==> flow/design.v <==
module bcd_decoder (
                    input [2:0]      bcd_bit_idx ,
                    input [1:0]      bcd_digit_idx ,
                    input            bcd_bit,
                    output [8:0] value);
    reg [6:0]                    bcd_multiplier;
    always @(*) begin
        case (bcd_digit_idx)
          2'd0:
            bcd_multiplier = 7'd1;
          2'd1:
            bcd_multiplier = 7'd10;
          2'd2:
            bcd_multiplier = 7'd100;
          default:
            bcd_multiplier = 7'd0;
          endcase
    end
    assign value = (bcd_bit << bcd_bit_idx) * bcd_multiplier;
endmodule
module irig_timestamp(
                      input             clk,
                      input             rst,
                      input [2:0]       ts_select,
                      input             ts_finish,
                      input [4:0]       bit_idx ,
                      input [1:0]       digit_idx ,
                      input             bit_value,
                      output reg [5:0]  ts_second,
                      output reg [5:0]  ts_minute,
                      output reg [4:0]  ts_hour,
                      output reg [8:0]  ts_day,
                      output reg [6:0]  ts_year,
                      output reg [16:0] ts_sec_day);
    localparam TS_SELECT_SECOND = 3'd1,
      TS_SELECT_MINUTE = 3'd2,
      TS_SELECT_HOUR = 3'd3,
      TS_SELECT_DAY = 3'd4,
      TS_SELECT_YEAR = 3'd5,
      TS_SELECT_SEC_DAY = 3'd6;
    reg [5:0]                           ts_second_int;
    reg [5:0]                           ts_minute_int;
    reg [4:0]                           ts_hour_int;
    reg [8:0]                           ts_day_int;
    reg [6:0]                           ts_year_int;
    reg [16:0]                          ts_sec_day_int;
    reg                                 ts_reset;
    wire [8:0]                        value;
    bcd_decoder bd1(.bcd_bit_idx(bit_idx),
                    .bcd_digit_idx(digit_idx),
                    .bcd_bit(bit_value),
                    .value(value));
    always @(posedge clk) begin
        if (rst | ts_reset) begin
            if (rst) begin
                ts_second <= 6'b0;
                ts_minute <= 6'b0;
                ts_hour <= 5'b0;
                ts_day <= 9'b0;
                ts_year <= 7'b0;
                ts_sec_day <= 17'b0;
            end
            ts_second_int <= 6'b0;
            ts_minute_int <= 6'b0;
            ts_hour_int <= 5'b0;
            ts_day_int <= 9'b0;
            ts_year_int <= 7'b0;
            ts_sec_day_int <= 17'b0;
            ts_reset <= 1'b0;
        end
        else if (ts_finish & ~ts_reset) begin
            ts_second <= ts_second_int;
            ts_minute <= ts_minute_int;
            ts_hour <= ts_hour_int;
            ts_day <= ts_day_int;
            ts_year <= ts_year_int;
            ts_sec_day <= ts_sec_day_int;
            ts_reset <= 1'b1;
        end
        else begin
            case (ts_select)
              TS_SELECT_SECOND:
                ts_second_int <= ts_second_int + value[5:0];
              TS_SELECT_MINUTE:
                ts_minute_int <= ts_minute_int + value[5:0];
              TS_SELECT_HOUR:
                ts_hour_int <= ts_hour_int + value[4:0];
              TS_SELECT_DAY:
                ts_day_int <= ts_day_int + value;
              TS_SELECT_YEAR:
                ts_year_int <= ts_year_int + value[6:0];
              TS_SELECT_SEC_DAY:
                ts_sec_day_int <= ts_sec_day_int | (bit_value << bit_idx);
            endcase
        end
    end
endmodule
### From RTL to reports: irig_timestamp

Tool output for the design above, in the order of the flow.
Line numbers count from 1 in the design file above.
Library cell names are shortened.
The mark -- stands for no value.

| inputs | value |
|---|---|
| top module | irig_timestamp |
| clock port | clk |
| cell library | sky130hd |
| library corner | tt_025C_1v80 |

### Word-level counts

Yosys after proc, flatten, opt, wreduce and memory -nomap, before mapping. Memory bits, and registers merged into a memory's read port (data or address), are not among the register bits. Print and check cells are not counted. Equal cells are merged and count once.

| word-level totals | value |
|---|---|
| bits in latches | 0 |
| bits in writable memories | 0 |
| input port bits | 14 |
| bits in registers | 101 |
| clocked read ports x word width | 0 |
| ROM bits | 0 |
| word-level cells | 62 |
| memories kept | 0 |

| cells by class | value |
|---|---|
| shift operators | 2 |
| equal/unequal tests | 9 |
| bitwise logic cells | 5 |
| div/mod/pow operators | 0 |
| $mul | 1 |
| add/sub/neg operators | 5 |
| magnitude comparators | 0 |
| reductions and logical operators | 9 |
| muxes and demuxes | 18 |

Operator list:

| cell | count |
|---|---|
| 9-bit by 7-bit multiplier with 9-bit output | 1 |
| 17-bit two-way mux | 3 |
| 6-bit two-way mux | 5 |
| 9-bit two-way mux | 3 |
| 7-bit case mux with 3-bit select | 1 |
| 7-bit two-way mux | 3 |
| 1-bit by 5-bit left shift with 17-bit output | 1 |
| 17-bit bitwise OR | 1 |
| 5-bit two-way mux | 3 |
| 2-bit AND reduction | 7 |
| 6-bit adder | 2 |
| 1-bit by 3-bit left shift with 9-bit output | 1 |
| 3-bit == test with constant B | 3 |
| 9-bit adder | 1 |
| 7-bit adder | 1 |
| 3-bit by 2-bit == test with 1-bit output with constant B | 2 |
| 5-bit adder | 1 |
| 3-bit by 1-bit == test with 1-bit output with constant B | 1 |
| 1-bit NOT | 2 |
| 2-bit by 1-bit == test with 1-bit output with constant B | 1 |
| 2-bit == test with constant B | 1 |
| 2-bit != test with constant B | 1 |
| 2-bit logical NOT | 1 |
| 2-bit nonzero test | 1 |
| 1-bit bitwise AND | 1 |
| 1-bit bitwise OR | 1 |

### Depth

Yosys ltp: most cells in a row. Word level: on the elaborated netlist, between registers, memories and ports. Mapped: between sequential cells and ports; inverters and the memories' decode and read muxes count.

| logic depth | value |
|---|---|
| depth after elaboration | 4 |
| ABC_AREA | 1 |
| mapped depth | 27 |
| gate-level depth less buffers | 27 |

### Synthesis result

The flow's flattened synthesis, as Yosys stat reports it; memories are mapped. The netlist is that of the ABC_AREA named above (0 if unset); the other value can give another one.
The area totals of this step are shown rounded.

| mapped netlist | value |
|---|---|
| sequential part of the area | 2,520 µm² |
| mapped area | 5,660 µm² |
| mapped flip-flops | 101 |
| cells in the netlist | 641 |
| buffer cells | 14 |

Cell types:

| cell type | count | area in all (µm²) |
|---|---|---|
| edfxtp_1 | 50 | 1,501.44 |
| dfxtp_1 | 51 | 1.02E+03 |
| ha_1 | 45 | 563.04 |
| inv_1 | 129 | 484.214 |
| nor2_1 | 91 | 341.578 |
| fa_1 | 17 | 340.326 |
| a21oi_1 | 53 | 265.254 |
| nand2_1 | 62 | 232.723 |
| o21ai_0 | 35 | 175.168 |
| o32ai_1 | 16 | 140.134 |
| nand3_1 | 21 | 105.101 |
| xor2_1 | 12 | 105.101 |
| xnor2_1 | 9 | 78.826 |
| clkbuf_1 | 13 | 48.797 |
| nand4_1 | 6 | 37.536 |
| a21o_1 | 4 | 30.029 |
| nor2_2 | 4 | 25.024 |
| nand3b_1 | 3 | 22.522 |

Other cell types: 16; their cells: 20.

### Timing after synthesis

Path of least setup slack by OpenSTA after synthesis, without wires, with an ideal clock, recovery checks aside; 20% of the period is set as input and as output delay. Where synthesis merged equal registers, the netlist keeps one of their names.

| timing path after synthesis | value |
|---|---|
| kind | input-to-reg |
| from | input bit_idx[0] |
| to | register ts_day_int[8] |
| path delay | 4.295 ns |
| path slack | 0.233 ns |
| arrival | 5.317 ns |
| setup time | 0.110 ns |
| data required time | 5.550 ns |
| launch time at the first pin | 1.132 ns |
| stages on the path | 22 |
| clock period | 5.66 ns |
| synthesis period reached | 5.427 ns |

"path delay" = arrival - input delay + setup time.
"stages on the path" counts driving pins, that of a launching flip-flop among them; a cell with two outputs on the path counts twice.
"synthesis period reached" = period - worst setup slack (recovery checks aside). The figure is calculated, with input and output delays left at 20% of the set period.
Between the ends stands the longest chain of elaborated cells between them, by number of cells; it is not shown to be the way that was timed. Of several equally long chains one is given.
A line is the first line of the expression or statement that the cell stems from. Yosys adds cells for indexed reads and writes and turns some case tables into memories.

| between the ends, after synthesis | value |
|---|---|
| path through | inv_1 -> nand3b_1 -> nor2_1 -> inv_1 -> nor2_1 -> inv_1 -> fa_1 -> fa_1 -> fa_1 -> fa_1 -> inv_1 -> ha_1 -> xnor2_1 -> ha_1 -> inv_1 -> nor4_1 -> a21oi_1 -> nand3b_1 -> nand3_1 -> nand2_1 -> inv_1 -> nor2_2 |
| cells in the longest elaborated chain | 3 |
| elaborated cells on any way between the ends | 3 |
| classes of those cells | add/sub: 1; mul: 1; shift: 1 |

Ends and longest elaborated chain, after synthesis:

| what | line | text |
|---|---|---|
| from (decl) | 26 | `input [4:0]       bit_idx ,` |
| 1-bit by 3-bit left shift with 9-bit output | 19 | `assign value = (bcd_bit << bcd_bit_idx) * bcd_multiplier;` |
| 9-bit by 7-bit multiplier with 9-bit output | 19 |  |
| 9-bit adder | 89 | `ts_day_int <= ts_day_int + value;` |
| to (assign) | 66 | `ts_day_int <= 9'b0;` |
| to (assign) | 89 |  |
| to (decl) | 44 | `reg [8:0]                           ts_day_int;` |

### Timing after layout

Path of least setup slack in the final report of job 1 (OpenROAD, finished layout, wires in). Where an end is a register, its clock arrival counts in the times.

| timing path after layout | value |
|---|---|
| kind | input-to-reg |
| from | input bit_idx[1] |
| to | register ts_day_int[8] |
| clock period | 5.29 ns |
| data required time | 5.54 ns |
| arrival | 5.20 ns |
| path slack | 0.34 ns |
| setup time | 0.10 ns |
| launch time at the first pin | 1.06 ns |
| stages on the path | 21 |

Between the ends stands the longest chain of elaborated cells between them, by number of cells; it is not shown to be the way that was timed. Of several equally long chains one is given.

| between the ends, after layout | value |
|---|---|
| path through | buf_8 -> nand3b_1 -> nor2_4 -> inv_2 -> nor2_4 -> inv_2 -> fa_1 -> fa_1 -> fa_1 -> fa_1 -> inv_2 -> ha_4 -> xnor2_2 -> ha_1 -> a21oi_1 -> o31ai_1 -> a21oi_1 -> nand3b_1 -> nand4_1 -> nand2_1 -> nor2_2 |
| cells in the longest elaborated chain | 3 |
| elaborated cells on any way between the ends | 3 |
| classes of those cells | add/sub: 1; mul: 1; shift: 1 |

Ends and longest elaborated chain, after layout:

| what | line | text |
|---|---|---|
| from (decl) | 26 | `input [4:0]       bit_idx ,` |
| 1-bit by 3-bit left shift with 9-bit output | 19 | `assign value = (bcd_bit << bcd_bit_idx) * bcd_multiplier;` |
| 9-bit by 7-bit multiplier with 9-bit output | 19 |  |
| 9-bit adder | 89 | `ts_day_int <= ts_day_int + value;` |
| to (assign) | 66 | `ts_day_int <= 9'b0;` |
| to (assign) | 89 |  |
| to (decl) | 44 | `reg [8:0]                           ts_day_int;` |

Module irig_timestamp, platform sky130hd: 2 stored runs of the flow (Yosys, OpenROAD) with differing settings, in no particular order. Input and output delays are each 20% of the period that was set; the output load is 0.01 pF.
"worst setup path time" is the time allowed to the run's worst setup path (the clock period less input and output delay, where it has them) less its slack. Clock arrival times count: a late capture clock shortens it, a late launch clock lengthens it.
"overall power" is the tool's figure for a default switching activity; nothing was simulated.
Results are given in rounded form.
Settings: -- = not set for that run.

| run | period_ns | CORE_UTILIZATION | SETUP_SLACK_MARGIN | PLACE_DENSITY | HOLD_SLACK_MARGIN | CORE_MARGIN | ABC_AREA | GPL_TIMING_DRIVEN | CTS_CLUSTER_DIAMETER | CAP_MARGIN | SLEW_MARGIN | synthesized cell area (µm²) | die area (µm²) | standard-cell area of the final layout (µm²) | post-layout utilization (%) | worst slack on setup checks (ns) | total negative slack on setup checks (ns) | worst-case hold slack (ns) | overall power (mW) | worst setup path time (ns) | type of the worst setup path |
|---|---|---|---|---|---|---|---|---|---|---|---|---|---|---|---|---|---|---|---|---|---|
| job 1 | 5.29 | 32 | 1.21 | 0.36 | 0.11 | 10 | 1 | 1 | 283 | 40 | 0 | 5,660 | 23,400 | 8,270 | 47.8 | 0.340 | 0.000 | 0.458 | 1.87 | 3.89 | input-to-reg |
| job 2 | 5.53 | 40 | 1.01 | -- | -- | 2 | -- | -- | -- | 20 | 20 | 5,460 | 14,600 | 7,680 | 57.8 | 0.396 | 0.000 | 0.478 | 1.65 | 4.03 | input-to-reg |
